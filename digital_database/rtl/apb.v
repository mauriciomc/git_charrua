==> flow/design.v <==
module apb
  (
    input CLK,
    input RESET,
    input HOLDn,
    input WRITE,
    input EN,
    input [8:0]ADDR,
    input PREADY,
    input [15:0]PRDATA,
    input [15:0]WDATA, 
    output [15:0]PADDR,
    output [2:0]PPROT, 
    output reg PWRITE,
    output reg PSEL,
    output reg PENABLE,
    output [15:0]PWDATA,  
    output [15:0]RDATA  
 );
localparam [1:0]	IDLE = 2'b00,
			SETUP = 2'b01,
			ACCESS = 2'b10;
reg [1:0]state, next_state;
reg en_w;
assign PADDR = {{5{1'b0}}, ADDR};
assign PPROT = 3'b010;
assign PWDATA = WDATA;
assign RDATA = PRDATA;
always @(posedge CLK or negedge RESET)
 begin
  if(!RESET)
    state <= IDLE;
  else
    begin
      if(!HOLDn)
	state <= state;
      else
	state <= next_state;
      if(WRITE)
       en_w <= 1'b1;
      else	
       en_w <= 1'b0;
    end
 end
always @(state or EN or PREADY)
 begin
  case(state)
    IDLE: begin
	    if(EN)
	      next_state = SETUP;
	    else
	      next_state = IDLE;
	  end
    SETUP: next_state = ACCESS;
    ACCESS: begin
	      if(!PREADY)
		next_state = ACCESS;
	      else
                begin
		 if(EN)
		  next_state = SETUP;
		 else
		  next_state = IDLE;
	        end
	    end
    default: next_state = IDLE;
  endcase
 end
always @(state or en_w)
 begin
  PWRITE = 1'b0;
  case(state)
    IDLE: begin
	   PSEL = 1'b0;
	   PENABLE = 1'b0;
	  end
    SETUP:begin
	   PSEL = 1'b1;
	   PENABLE = 1'b0;
	   if(en_w)
	    PWRITE = 1'b1;
	  end
    ACCESS:begin
	    PSEL = 1'b1;
	    PENABLE = 1'b1;
	   if(en_w)
	    PWRITE = 1'b1;
	   end
    default: begin
	   PSEL = 1'b0;
	   PENABLE = 1'b0;
	  end
  endcase
 end
endmodule
; From RTL to reports: apb
; The steps from the RTL of apb to its reports follow in flow order.
; Lines are those of the file above, counted from 1.
; Library cell names are shortened.
; A cell with -- has no value.
[setup]
top = apb
clock = CLK
lib = sky130hd
lib_corner = tt_025C_1v80

; Word level
; Source: Yosys, flattened and elaborated, memories not mapped. Widths are those after wreduce; folded enables and synchronous resets count as part of the registers. Registers that Yosys merges into a memory's read port (data or address) are not register bits. Print and check cells do not count. Equal cells are merged and count once.
[classes]
eq_ne = 2
n_mux = 8
n_reduce_logical = 2
[ops]
columns = cell, count
row1 = 2-bit parallel mux with 3-bit select, 1
row2 = 1-bit 2-to-1 mux, 6
row3 = 2-bit by 1-bit equality test with 1-bit output (second input constant), 1
row4 = 2-bit equality test (second input constant), 1
row5 = 2-bit logical NOT, 1
row6 = 2-bit OR reduction, 1
row7 = 2-bit 2-to-1 mux, 1
[word_totals]
reg_bits = 3
in_bits = 47
output_inout_bits = 54
wordCells = 14

; Depth
; Longest topological path by Yosys (ltp), each cell counted once; first at word level (registers and memories cut), then after technology mapping (sequential cells cut; the memories' decode and read muxes count).
[depth]
word_depth = 3
ABC_AREA = 1
depth_mapped = 4
ltp_nobuf = 4

; Mapped cells and area
; Source: synth_stat.txt of the flow (Yosys; design flattened, memories mapped). It holds for the ABC_AREA given above (unset counts as 0); a run with the other value may have another netlist.
; The area totals of this step are shown rounded.
[types]
columns = type, count, type_area_um2
row1 = buf_4, 51, 382.867
row2 = dfrtp_1, 2, 50.048
row3 = edfxtp_1, 1, 30.029
row4 = nand2_1, 8, 30.029
row5 = dfstp_2, 1, 26.275
row6 = inv_1, 4, 15.014
row7 = conb_1, 2, 7.507
row8 = o21a_1, 1, 7.507
row9 = or2_1, 1, 6.256
row10 = a21oi_1, 1, 5.005
row11 = o21ai_0, 1, 5.005
row12 = o21ai_1, 1, 5.005
row13 = nor2_1, 1, 3.754
[mapped]
cell_count = 75
area_um2 = 574
seq_area_um2 = 106
flip_flops = 4
buffers = 51

; Worst setup path after synthesis
; OpenSTA on the mapped netlist: ideal clock, no wires. The path of least setup slack (recovery checks aside). Input and output delay are each 20% of the period. Register names are those of the netlist, which keeps one name where synthesis merged equal registers.
[synth_path]
path_kind = register to output
from = reg state
to = out PSEL
period_ns = 2.33
out_delay_ns = 0.466
launch_ns = 0.000
arrival_ns = 0.705
required_time_ns = 1.864
path_slack_ns = 1.159
path_delay_ns = 0.705
stages = 2
n_path_buf = 0
synth_period_reached_ns = 1.171
; "path_delay_ns" is the arrival time less input delay plus setup time.
; At an output port there is no setup time.
; "stages" counts driving pins, that of a launching flip-flop among them; a cell with two outputs on the path counts twice.
; "synth_period_reached_ns" is the clock period less the worst setup slack; recovery checks do not enter. This is arithmetic on one report: input and output delays are still those of the set period (20% each).
; Where an end lacks its bit number, it is one bit of the signal, or one of the new flip-flops if synthesis recoded a state register.
; A register here has more assigning lines than the two given.
[synth_between]
cell_sequence = dfrtp_1 or2_1
[synth_lines]
columns = element, line
row1 = "start, declared", 23  ; reg [1:0]state, next_state;
row2 = "start, assigned", 36  ; state <= state;
row3 = "start, assigned", 38  ; state <= next_state;
row4 = "end, declared", 15  ; output reg PSEL,
; No chain of elaborated cells between the ends is given.

Wiki page: apb / flow data

Below are 2 stored runs of the flow (Yosys, OpenROAD; platform sky130hd) on apb, each with its settings, unordered. Constraints: input delay and output delay 20% of the set period each, output load 0.01 pF.

# run 1
==> flow/run.sh <==
#!/bin/bash
# the make line also repeats the synthesis and layout settings of config.mk as NAME=value (left out here)
make -C /OpenROAD-flow-scripts/flow DESIGN_CONFIG=/design/flow/config.mk WORK_HOME=/design/flow/orfs CLKGATE_MAP_FILE= finish
==> flow/config.mk <==
export PLATFORM = sky130hd
export DESIGN_NAME = apb
export DESIGN_NICKNAME = apb
export VERILOG_FILES = /design/flow/design.v
export SDC_FILE = /design/flow/constraint.sdc
export NUM_CORES = 4
export LEC_CHECK = 0
export ABC_AREA = 1
export CAP_MARGIN = 25
export CORE_ASPECT_RATIO = 1.14
export CORE_MARGIN = 10
export CORE_UTILIZATION = 63
export CTS_CLUSTER_DIAMETER = 36
export CTS_CLUSTER_SIZE = 60
export GPL_TIMING_DRIVEN = 0
export PLACE_DENSITY_LB_ADDON = 0.19
export SETUP_SLACK_MARGIN = -0.0
export SLEW_MARGIN = 20
export TNS_END_PERCENT = 85
==> flow/constraint.sdc <==
create_clock -name core_clock -period 1.22 [get_ports {CLK}]
set_input_delay 0.2440 -clock core_clock [delete_from_list [all_inputs] [get_ports {CLK}]]
set_output_delay 0.2440 -clock core_clock [all_outputs]
set_load 0.01 [all_outputs]

==> run 1: results <==
outcome="incomplete, floorplanning halted on PDN-0185"

# run 2
==> flow/run.sh <==
#!/bin/bash
# the make line also repeats the synthesis and layout settings of config.mk as NAME=value (left out here)
make -C /OpenROAD-flow-scripts/flow DESIGN_CONFIG=/design/flow/config.mk WORK_HOME=/design/flow/orfs CLKGATE_MAP_FILE= finish
==> flow/config.mk <==
export PLATFORM = sky130hd
export DESIGN_NAME = apb
export DESIGN_NICKNAME = apb
export VERILOG_FILES = /design/flow/design.v
export SDC_FILE = /design/flow/constraint.sdc
export NUM_CORES = 4
export LEC_CHECK = 0
export CAP_MARGIN = 20
export CORE_MARGIN = 2
export CORE_UTILIZATION = 57
export CTS_CLUSTER_DIAMETER = 359
export GPL_TIMING_DRIVEN = 0
export PLACE_DENSITY_LB_ADDON = 0.21
export SETUP_SLACK_MARGIN = -0.04
export SLEW_MARGIN = 20
export TNS_END_PERCENT = 25
==> flow/constraint.sdc <==
create_clock -name core_clock -period 0.744 [get_ports {CLK}]
set_input_delay 0.1488 -clock core_clock [delete_from_list [all_inputs] [get_ports {CLK}]]
set_output_delay 0.1488 -clock core_clock [all_outputs]
set_load 0.01 [all_outputs]

==> run 2: results <==
outcome="incomplete, placement halted on FLW-0024"
