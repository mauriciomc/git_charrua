==> flow/design.v <==
`timescale 1 ns / 1 ps
module control 
	    ( 
	      input CLK,
	      input RESET,
	      input HOLDn,
	      input [15:0]DATA,
	      input [1:0] ZN,
	      input READY_INST,
	      input READY_DATA,
	      output reg SEL_JMP,	
	      output reg SEL_OP_MEM,
	      output reg WRITE,
	      output [4:0]OPCODE,
	      output [10:0]OPERAND,
	      output reg EN_APB_INST_MEM,
	      output reg EN_APB_DATA_MEM,
	      output reg en_PC,
	      output reg en_ACC,
	      output reg en_IN,
	      input TEST_EN,             
	      output reg EN_INDR,
	      output reg SEL_INDR,
	      output reg SEL_BRANCH,
	      output [2:0]state_out       	      
	    );
localparam [2:0]	IDLE	= 3'b000,
			PRE_FET = 3'b001,
			FETCH = 3'b010,
			DECODE = 3'b011,
			EXECUTE = 3'b100;
reg [2:0]state, next_state;
wire Z, N;
reg en_INST;
reg [15:0] INST;
always @(posedge CLK, negedge RESET)
 begin
  if(!RESET) begin
    INST <=  {16{1'b0}} ;
  end
  else if(CLK)
   begin
    if(en_INST) begin
      INST <= DATA;
    end
    else begin
      INST <= INST;
    end
  end
end
assign state_out = state;
assign OPCODE = INST[15:11];
assign OPERAND = INST[10:0];
assign Z = ZN[1]; 
assign N = ZN[0];
always @(posedge CLK, negedge RESET)
 begin
  if(!RESET)
    state <= IDLE;
  else
   if(!HOLDn)
    state <= state;
   else
    state <= next_state;
 end
always @(state, INST, READY_DATA)
 begin
  case(state)
   IDLE : next_state = PRE_FET;
   PRE_FET: next_state = FETCH;
   FETCH: if(READY_INST)
	    next_state = DECODE;
	  else
	    next_state = FETCH;
   DECODE: begin
	    #50
	    if( (OPCODE == 5'b01110) || (OPCODE == 5'b01000) || (OPCODE == 5'b01010) || (OPCODE == 5'b01011) || (OPCODE == 5'b01100) ||  (OPCODE == 5'b01101))
	      next_state = IDLE;
	    else
	     if( ((OPCODE == 5'b00010) || (OPCODE == 5'b00100) || (OPCODE == 5'b00110) || (OPCODE == 5'b10000) || (OPCODE == 5'b10010) || (OPCODE == 5'b10100) || (OPCODE == 5'b00001) || (OPCODE == 5'b11000) || (OPCODE == 5'b011001) || (OPCODE == 5'b11101) ) && !READY_DATA)
	       next_state = DECODE;
	    else
	       next_state = EXECUTE;
	   end
   EXECUTE:next_state = PRE_FET;
   default: next_state = IDLE;
  endcase
 end
always @(state, INST, READY_DATA)
 begin	
  SEL_JMP = 1'b1;
  SEL_BRANCH = 1'b1;
  SEL_OP_MEM = 1'b1;
  EN_APB_INST_MEM = 1'b0; 
  EN_APB_DATA_MEM = 1'b0;
  en_PC = 1'b0;
  en_ACC = 1'b0;
  en_IN = 1'b0;
  en_INST = 1'b0;
  WRITE = 1'b0;
  EN_INDR=1'b0;
  SEL_INDR=1'b0;
  case(state)
   IDLE : begin
	   EN_APB_INST_MEM = 1'b1; 
	  end	
   FETCH: begin
	      en_INST = 1'b1;
	      en_PC = 1'b1;
	  end 
   DECODE: begin
		#50 
	   if( (OPCODE == 5'b00010) || (OPCODE == 5'b00100) || (OPCODE == 5'b00110) || (OPCODE == 5'b10000) || (OPCODE == 5'b10010) || (OPCODE == 5'b10100) || (OPCODE == 5'b11001 ) )  
		SEL_OP_MEM = 1'b0; 
	   if( ((OPCODE == 5'b00010) || (OPCODE == 5'b00100) || (OPCODE == 5'b00110) || (OPCODE == 5'b10000) || (OPCODE == 5'b10010) || (OPCODE == 5'b10100) || (OPCODE == 5'b11001 )) && READY_DATA)  
		EN_APB_DATA_MEM = 1'b1; 
	   if(OPCODE == 5'b11101)
		EN_INDR=1;
	   if( (OPCODE == 5'b11001) || (OPCODE == 5'b11000) && READY_DATA )
             begin
		SEL_INDR=1'b1;
		EN_INDR=1'b1;
	   end 
           if( (OPCODE == 5'b00001) || (OPCODE == 5'b11000) && READY_DATA)  
	     begin
		EN_APB_DATA_MEM = 1'b1; 
		#100 WRITE = 1'b1; 
	     end
     	  if(OPCODE == 5'b01110)  
	   begin 
		SEL_JMP = 1'b0; 
		en_PC = 1'b1; 
	   end
          if(OPCODE == 5'b01000)  
	  begin
	    if(Z)
	    begin 
		en_PC = 1'b1; 
		SEL_BRANCH = 1'b0;
	    end
	  end
	  if(OPCODE == 5'b01001)  
	  begin
	    if(!Z)
	    begin 
		en_PC = 1'b1; 
		SEL_BRANCH = 1'b0;
	    end
	  end
	  if(OPCODE == 5'b01010)  
	  begin 
	    if(!Z && !N)
	    begin 
		en_PC = 1'b1; 
		SEL_BRANCH = 1'b0;
	    end
	  end
	  if(OPCODE == 5'b01011)  
	  begin
	    if(!N)
	    begin 
		en_PC = 1'b1; 
		SEL_BRANCH = 1'b0;
	    end
	  end
	  if(OPCODE == 5'b01100)  
	  begin
	    if(N)
	    begin 
		en_PC = 1'b1; 
		SEL_BRANCH = 1'b0;
	    end
	  end
	  if(OPCODE == 5'b01101)  
	  begin
	    if(Z || N)
	    begin 
		en_PC = 1'b1; 
		SEL_BRANCH = 1'b0;
	    end
	  end
	    en_IN = 1'b1;
	  end
   EXECUTE: begin
	    EN_APB_INST_MEM = 1'b1;
	    en_ACC = 1'b1;
	    if( (OPCODE == 5'b11001) || (OPCODE == 5'b11000) && READY_DATA )
             begin
		SEL_INDR=1'b1;
	    end 
	    end
  endcase
 end
endmodule
# Reports on control
# The steps from the RTL of control to its reports follow in flow order.
# Lines are those of the file above, counted from 1.
# Cell names lack the library's common part.
inputs:
  top_module: "control"
  clock: "CLK"
  library: "sky130hd"
  corner: "tt_025C_1v80"

# After elaboration
# Source: Yosys, flattened and elaborated, memories not mapped. Widths are those after wreduce; folded enables and synchronous resets count as part of the registers. Registers that Yosys merges into a memory's read port (data or address) are not register bits. Print and check cells do not count. Equal cells are merged and count once.
op_classes:
  n_eq: 21
  n_reduce_logical: 28
  n_mux: 51
op_table:
  columns: ["cell", "n"]
  rows:
  - ["two-way mux 1 bit", 47]
  - ["equality test 5 x 4 -> 1 bit with constant B", 7]
  - ["equality test 5 bit with constant B", 6]
  - ["logical OR 1 bit", 18]
  - ["case mux 3 bit (select 4 bit)", 1]
  - ["equality test 5 x 3 -> 1 bit with constant B", 2]
  - ["equality test 3 x 2 -> 1 bit with constant B", 2]
  - ["two-way mux 3 bit", 2]
  - ["equality test 5 x 1 -> 1 bit with constant B", 1]
  - ["equality test 5 x 2 -> 1 bit with constant B", 1]
  - ["logical AND 1 bit", 4]
  - ["OR reduction 2 bit", 2]
  - ["logical NOT 1 bit", 3]
  - ["equality test 3 x 1 -> 1 bit with constant B", 1]
  - ["equality test 3 bit with constant B", 1]
  - ["logical NOT 3 bit", 1]
  - ["case mux 1 bit (select 2 bit)", 1]
word_totals:
  in_bits: 24
  regBits: 19
  output_inout_bits: 30
  elab_cells: 102

# Longest topological paths
# Yosys ltp: most cells in a row. Word level: on the elaborated netlist, between registers, memories and ports. Mapped: between sequential cells and ports; inverters and the memories' decode and read muxes count.
depth:
  word_depth: 16
  abc_area: 0
  mapped_depth: 5

# Synthesis result
# Source: synth_stat.txt of the flow (Yosys; design flattened, memories mapped). It holds for the ABC_AREA given above (unset counts as 0); a run with the other value may have another netlist.
by_type:
  columns: ["type", "n", "type_area_um2"]
  rows:
  - ["dfrtp_1", 19, 475.456]
  - ["mux2_2", 16, 180.173]
  - ["nor2_1", 8, 30.029]
  - ["a211oi_2", 2, 25.024]
  - ["nand2b_1", 4, 25.024]
  - ["nand2_1", 6, 22.522]
  - ["a21oi_1", 4, 20.019]
  - ["buf_2", 4, 20.019]
  - ["a31oi_1", 3, 18.768]
  - ["a221oi_2", 1, 15.014]
  - ["inv_1", 4, 15.014]
  - ["o21ai_0", 3, 15.014]
  - ["o31ai_1", 2, 15.014]
  - ["nor2b_1", 2, 12.512]
  - ["o31ai_2", 1, 12.512]
  - ["buf_6", 1, 11.261]
  - ["a21bo_1", 1, 10.01]
  - ["a32o_1", 1, 10.01]
# Other cell types: 22; their cells: 25.
synth_totals:
  cells: 107
  ff_cells: 19
  synth_area_mm2: 0.0010998

# Timing after synthesis
# OpenSTA on the mapped netlist: ideal clock, no wires. The path of least setup slack (recovery checks aside). Input and output delay are each 20% of the period. Register names are those of the netlist, which keeps one name where synthesis merged equal registers.
synth_timing:
  path_type: "reg2out"
  startpoint: "reg INST[11]"
  endpoint: "out EN_APB_DATA_MEM"
  required_time_ns: 1.648
  setup_slack_ns: 0.247
  delay_ns: 1.401
  out_delay_ns: 0.412
  t_first_pin_ns: 0.000
  path_buffers: 1
  stages: 6
  arrival_time_ns: 1.401
  tclk_ns: 2.06
  synth_period_reached_ns: 1.813
# "delay_ns" = arrival - input delay + setup time.
# A path that ends at an output port has no setup time.
# "stages" counts driving pins, that of a launching flip-flop among them; a cell with two outputs on the path counts twice.
# "synth_period_reached_ns" = period - worst setup slack (recovery checks aside). The figure is calculated, with input and output delays left at 20% of the set period.
# Between the ends stands the longest chain of elaborated cells between them, by number of cells; it is not shown to be the way that was timed. Of several equally long chains one is given.
# Each line given opens the expression or statement behind the cell; cells for indexed reads and writes are added by Yosys, which also makes memories of some case tables.
# At most two assigning lines are given for a register; there are more.
synth_via:
  path_cell_list: "dfrtp_1 buf_2 inv_2 nor3_1 a21oi_1 a211oi_1"
  elab_chain_cells: 11
  cells_between: 21
  cone_classes: "9 x eq/ne; 3 x mux; 9 x reduce/logical"
synth_rtl:
  columns: ["item", "line_no", "text"]
  rows:
  - ["from (decl)", 35, "reg [15:0] INST;"]
  - ["from (assign)", 39, "INST <=  {16{1'b0}} ;"]
  - ["from (assign)", 44, "INST <= DATA;"]
  - ["equality test 5 x 2 -> 1 bit", 115, "if( ((OPCODE == 5'b00010) || (OPCODE == 5'b00100) || (OPCODE == 5'b00110) || (OPCODE == 5'b10000) || (OPCODE = ..."]
  - ["logical OR 1 bit (6 in a row)", 115, null]
  - ["logical AND 1 bit", 115, null]
  - ["two-way mux 1 bit", 115, null]
  - ["two-way mux 1 bit", 124, "if( (OPCODE == 5'b00001) || (OPCODE == 5'b11000) && READY_DATA)"]
  - ["two-way mux 1 bit", 103, "case(state)"]
  - ["to (decl)", 17, "output reg EN_APB_DATA_MEM,"]

# Worst path after layout
# Path of least setup slack in the final report of stored run 2 (OpenROAD, finished layout, wires in). Where an end is a register, its clock arrival counts in the times.
layout_timing:
  path_type: "reg2out"
  startpoint: "reg INST[11]"
  endpoint: "out en_PC"
  arrival_time_ns: 1.70
  setup_slack_ns: -0.16
  stages: 6
  required_time_ns: 1.54
  t_first_pin_ns: 0.30
  path_buffers: 1
  out_delay_ns: 0.39
  tclk_ns: 1.93
# Between the ends stands the longest chain of elaborated cells between them, by number of cells; it is not shown to be the way that was timed. Of several equally long chains one is given.
# At most two assigning lines are given for a register; there are more.
layout_via:
  path_cell_list: "dfrtp_2 and3b_1 a211o_1 o21ai_1 a21o_1 buf_2"
  elab_chain_cells: 16
  cells_between: 22
  cone_classes: "7 x eq/ne; 15 x mux"
layout_rtl:
  columns: ["item", "line_no", "text"]
  rows:
  - ["from (decl)", 35, "reg [15:0] INST;"]
  - ["from (assign)", 39, "INST <=  {16{1'b0}} ;"]
  - ["from (assign)", 44, "INST <= DATA;"]
  - ["equality test 5 x 4 -> 1 bit", 129, "if(OPCODE == 5'b01110)"]
  - ["two-way mux 1 bit", 129, null]
  - ["two-way mux 1 bit", 136, "if(Z)"]
  - ["two-way mux 1 bit", 134, "if(OPCODE == 5'b01000)"]
  - ["two-way mux 1 bit", 144, "if(!Z)"]
  - ["two-way mux 1 bit", 142, "if(OPCODE == 5'b01001)"]
  - ["two-way mux 1 bit", 103, "case(state)"]
  - ["(+2 left out)", null, null]
  - ["two-way mux 1 bit", 160, "if(!N)"]
  - ["two-way mux 1 bit", 158, "if(OPCODE == 5'b01011)"]
  - ["two-way mux 1 bit", 168, "if(N)"]
  - ["two-way mux 1 bit", 166, "if(OPCODE == 5'b01100)"]
  - ["two-way mux 1 bit", 176, "if(Z || N)"]
  - ["two-way mux 1 bit", 174, "if(OPCODE == 5'b01101)"]
  - ["case mux 1 bit (select 2 bit)", 103, null]
  - ["to (decl)", 18, "output reg en_PC,"]

# Flow measurements of control on sky130hd: 2 stored runs with different settings, listed in no order. Input and output delays are each 20% of the period that was set; the output load is 0.01 pF.
# By "timing.achieved_period_ns" is meant the clock period of the run minus its worst setup slack. This is arithmetic on one report: input and output delays are still those of the set period (20% each).
# By "critical_path_time_ns" is meant the share of the clock period that the worst setup path is allowed (20% is reserved at inputs, 20% at outputs), minus its slack. Clock arrival times at its registers enter into it.
# "fin_power_mw": no workload was simulated; the value follows from the tool's default switching activity.
runs:
  - name: "stored run 1"
    settings:
      period_ns: 1.62
      CORE_UTILIZATION: 56
      SETUP_SLACK_MARGIN: 0.28
      PLACE_DENSITY_LB_ADDON: 0.15
      CELL_PAD_IN_SITES_GLOBAL_PLACEMENT: 3
      CELL_PAD_IN_SITES_DETAIL_PLACEMENT: 0
      TNS_END_PERCENT: 55
      ABC_AREA: 0
      GPL_TIMING_DRIVEN: 1
      GPL_ROUTABILITY_DRIVEN: 1
      CTS_CLUSTER_SIZE: 62
      SLEW_MARGIN: 35
      CAP_MARGIN: 20
      CORE_MARGIN: 2
    outcome: "incomplete, placement halted on FLW-0024"
  - name: "stored run 2"
    settings:
      period_ns: 1.93
      SETUP_SLACK_MARGIN: 0.41
      CAP_MARGIN: 20
      CORE_MARGIN: 2
      CORE_UTILIZATION: 40
      SLEW_MARGIN: 20
    results:
      worstSetupSlack_ns: -0.156
      final_util_frac: 0.861
      yosys_chip_area_mm2: 0.0010998
      finish.stdcell_area_mm2: 0.0023135
      tns_setup_ns: -0.516
      timing.achieved_period_ns: 2.086
      fin_power_mw: 4.349
      final_die_area_mm2: 0.0031849
      critical_path_time_ns: 1.70
      worst_setup_path_type: "reg2out"
